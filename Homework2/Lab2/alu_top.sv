==> flow/design.v <==
`timescale 1ns/1ps
module alu  
#(parameter N=1)  
(
  input logic[N-1:0] opnd1, opnd2,
  input logic[1:0] operation,
  output logic[N-1:0] out
);
  always@(opnd1 or opnd2 or operation) 
  begin
    case(operation)
      2'b00: out = opnd1 + opnd2; 
      2'b01: out = opnd1 - opnd2; 
      2'b10: out = opnd1 & opnd2;
      2'b11: out = opnd1 | opnd2; 
    endcase
  end
endmodule: alu
`timescale 1ns/1ps
module alu_top  
#(parameter N=4)  
( input logic clk, reset,
   input logic[N-1:0]opnd1, opnd2,  
   input logic[1:0] operation,
   output logic[N-1:0] result
);
  logic[N-1:0] out;   
  alu #(.N(N)) alu_instance(
    .*
  );
  always@(posedge clk or posedge reset) begin
    if(reset == 1) begin
      result <= 0;
    end
    else begin
      result <= out;
    end
  end
endmodule: alu_top  
== Step by step through the tools: alu_top ==
The steps from the RTL of alu_top to its reports follow in flow order.
Line numbers count from 1 in the design file above.
Operators: Yosys type, input widths -> output width; for muxes data width and select width s.
Cell names lack the library's common part.
A cell with n/a has no value.

* Top module: alu_top
* Clock input: clk
* Cell library: sky130hd
* Timing corner: tt_025C_1v80

== Word level ==
Source: Yosys, flattened and elaborated, memories not mapped. Widths are those after wreduce; folded enables and synchronous resets count as part of the registers. Registers that Yosys merges into a memory's read port (data or address) are not register bits. Print and check cells do not count. Equal cells are merged and count once.

* Elaborated cells: 10
* Output and inout bits: 4
* Register bits: 4

* Mux-type cells: 1
* Reduce/logical cells: 1
* Bitwise operators: 2
* Add/subtract/negate cells: 2
* Equality and inequality tests: 3

{| class="wikitable"
|+ Operators by type and width
! kind !! number
|-
| $pmux 4 s4 || 1
|-
| $eq 2x2->1 const B || 2
|-
| $add 4x4->4 || 1
|-
| $sub 4x4->4 || 1
|-
| $and 4x4->4 || 1
|-
| $or 4x4->4 || 1
|-
| $eq 2x1->1 const B || 1
|-
| $logic_not 2->1 || 1
|}

== Depth ==
Yosys ltp: most cells in a row. Word level: on the elaborated netlist, between registers, memories and ports. Mapped: between sequential cells and ports; inverters and the memories' decode and read muxes count.

* Word-level depth: 2
* ABC_AREA: 0
* Gate-level depth with buffers: 9
* Gate-level depth less buffers: 9

== Synthesis result ==
Source: synth_stat.txt of the flow (Yosys; design flattened, memories mapped). It holds for the ABC_AREA given above (unset counts as 0); a run with the other value may have another netlist.

{| class="wikitable"
|+ Cells by type
! type !! number !! total area (µm²)
|-
| dfrtp_1 || 4 || 100.096
|-
| ha_1 || 6 || 75.072
|-
| inv_1 || 7 || 26.275
|-
| a21oi_1 || 5 || 25.024
|-
| o21ai_0 || 5 || 25.024
|-
| fa_1 || 1 || 20.019
|-
| xor2_1 || 2 || 17.517
|-
| nand3b_1 || 2 || 15.014
|-
| nor2_1 || 4 || 15.014
|-
| a21boi_2 || 1 || 11.261
|-
| maj3_2 || 1 || 11.261
|-
| maj3_1 || 1 || 10.01
|-
| mux2i_1 || 1 || 10.01
|-
| a211o_1 || 1 || 8.758
|-
| xnor2_1 || 1 || 8.758
|-
| nand2_1 || 2 || 7.507
|-
| o211ai_1 || 1 || 7.507
|-
| o21a_1 || 1 || 7.507
|}

Other cell types: 3; their cells: 3.

* Chip area (Yosys): 417.9 µm²
* Cells in the netlist: 49
* Buffer cells: 1
* Flip-flop cells: 4
* Sequential area: 100.1 µm²

The figures by module come from a second, unflattened synthesis with its own total; it is not the netlist above.

* Cell total of the unflattened synthesis: 49
* Area (unflattened synthesis): 451.7 µm²

Rows give one instance, submodules left out.

{| class="wikitable"
|+ Modules
! module !! seq. area (µm²) !! area (µm²) !! cells !! times used
|-
| alu (N=4) || 0.0 || 347.8 || 44 || 1
|-
| alu_top || 100.1 || 103.8 || 5 || 1
|}

== Worst setup path after synthesis ==
OpenSTA on the mapped netlist: ideal clock, no wires. The path of least setup slack (recovery checks aside). Input and output delay are each 20% of the period. Register names are those of the netlist, which keeps one name where synthesis merged equal registers.

* Path kind: input port to flip-flop
* Start: input opnd2[0]
* End: register result[3]
* Delay of the path: 1438 ps
* Period: 2390 ps
* Driving pins on the path: 9
* External input delay: 478 ps
* Data arrival time: 1843 ps
* Path buffers: 0
* Data required time: 2317 ps
* Library setup time: 73 ps
* Slack: 474 ps
* Synthesis period reached: 1916 ps

"delay of the path" is the arrival time less input delay plus setup time.
"driving pins on the path": output pins that drive a net of the path, with the launching flip-flop's if there is one; two outputs of one cell count as two.
"synthesis period reached" is the clock period less the worst setup slack; recovery checks do not enter. This is arithmetic on one report: input and output delays are still those of the set period (20% each).
Between the ends stands the longest chain of elaborated cells between them, by number of cells; it is not shown to be the way that was timed. Of several equally long chains one is given.
A line is the first line of the expression or statement that the cell stems from. Yosys adds cells for indexed reads and writes and turns some case tables into memories.

* Path through: inv_1 ha_1 a21oi_1 xnor2_1 ha_1 a21oi_1 a211o_1 a31oi_1 a21boi_2
* Cells in the longest elaborated chain: 2

{| class="wikitable"
|+ Ends and longest elaborated chain, post-synthesis
! what !! line !! source
|-
| start: declaration || 23 || <nowiki>input logic[N-1:0]opnd1, opnd2,</nowiki>
|-
| $sub 4x4->4 || 13 || <nowiki>2'b01: out = opnd1 - opnd2;</nowiki>
|-
| $pmux 4 s4 || 11 || <nowiki>case(operation)</nowiki>
|-
| end: assignment || 33 || <nowiki>result <= 0;</nowiki>
|-
| end: assignment || 36 || <nowiki>result <= out;</nowiki>
|-
| end: declaration || 25 || <nowiki>output logic[N-1:0] result</nowiki>
|}

== Worst path after layout ==
From the final timing report of job 2: the path of least setup slack in the routed layout; clock arrival at registers is part of the times.
The report prints the path's times to 10 ps; the period is as set.

* Path kind: input port to flip-flop
* Start: input opnd2[1]
* End: register result[3]
* Path buffers: 1
* Library setup time: 70 ps
* Period: 1310 ps
* Driving pins on the path: 10
* Data arrival time: 1740 ps
* External input delay: 260 ps
* Data required time: 1470 ps
* Slack: -270 ps

Between the ends stands the longest chain of elaborated cells between them, by number of cells; it is not shown to be the way that was timed. Of several equally long chains one is given.

* Path through: buf_8 inv_6 ha_4 a21oi_2 xnor2_1 ha_1 a21oi_1 a211o_1 a31oi_1 a21boi_2
* Cells in the longest elaborated chain: 2

{| class="wikitable"
|+ Ends and longest elaborated chain, after layout
! what !! line !! source
|-
| start: declaration || 23 || <nowiki>input logic[N-1:0]opnd1, opnd2,</nowiki>
|-
| $sub 4x4->4 || 13 || <nowiki>2'b01: out = opnd1 - opnd2;</nowiki>
|-
| $pmux 4 s4 || 11 || <nowiki>case(operation)</nowiki>
|-
| end: assignment || 33 || <nowiki>result <= 0;</nowiki>
|-
| end: assignment || 36 || <nowiki>result <= out;</nowiki>
|-
| end: declaration || 25 || <nowiki>output logic[N-1:0] result</nowiki>
|}

2 stored runs of alu_top in the flow (synthesis by Yosys, layout by OpenROAD, sky130hd cells), in arbitrary order. Constraints: input delay and output delay 20% of the set period each, output load 0.01 pF.
"clock period achieved": clock period set for the run, less the worst setup slack. It is reckoned from that one timing run; input and output delays stay at 20% of the period that was set.

=== Job 1 ===
{| class="wikitable"
! Setting !! Value
|-
| period_ns || 1.33
|-
| CORE_UTILIZATION || 71
|-
| SETUP_SLACK_MARGIN || 0.25
|-
| PLACE_DENSITY || 0.58
|-
| CORE_MARGIN || 10
|-
| CELL_PAD_IN_SITES_GLOBAL_PLACEMENT || 0
|-
| ABC_AREA || 0
|-
| CTS_CLUSTER_SIZE || 16
|-
| CTS_CLUSTER_DIAMETER || 327
|-
| CAP_MARGIN || 35
|-
| MAX_ROUTING_LAYER || met4
|-
| SLEW_MARGIN || 20
|}
Stopped before the end: floorplanning reported PDN-0185.

=== Job 2 ===
{| class="wikitable"
! Setting !! Value
|-
| period_ns || 1.31
|-
| CORE_UTILIZATION || 30
|-
| PLACE_DENSITY || 0.94
|-
| HOLD_SLACK_MARGIN || 0.09
|-
| CELL_PAD_IN_SITES_GLOBAL_PLACEMENT || 1
|-
| GPL_TIMING_DRIVEN || 0
|-
| CTS_CLUSTER_SIZE || 89
|-
| CTS_CLUSTER_DIAMETER || 180
|-
| CAP_MARGIN || 15
|-
| CORE_MARGIN || 2
|-
| SLEW_MARGIN || 20
|-
! Result !! Value
|-
| Area of the die || 1707.3 µm²
|-
| Clock period achieved || 1579 ps
|-
| Worst setup slack after layout || -269 ps
|-
| Area of the standard cells in the finished layout || 690.7 µm²
|-
| Cell area after synthesis || 417.9 µm²
|-
| Final utilization || 53.1%
|}
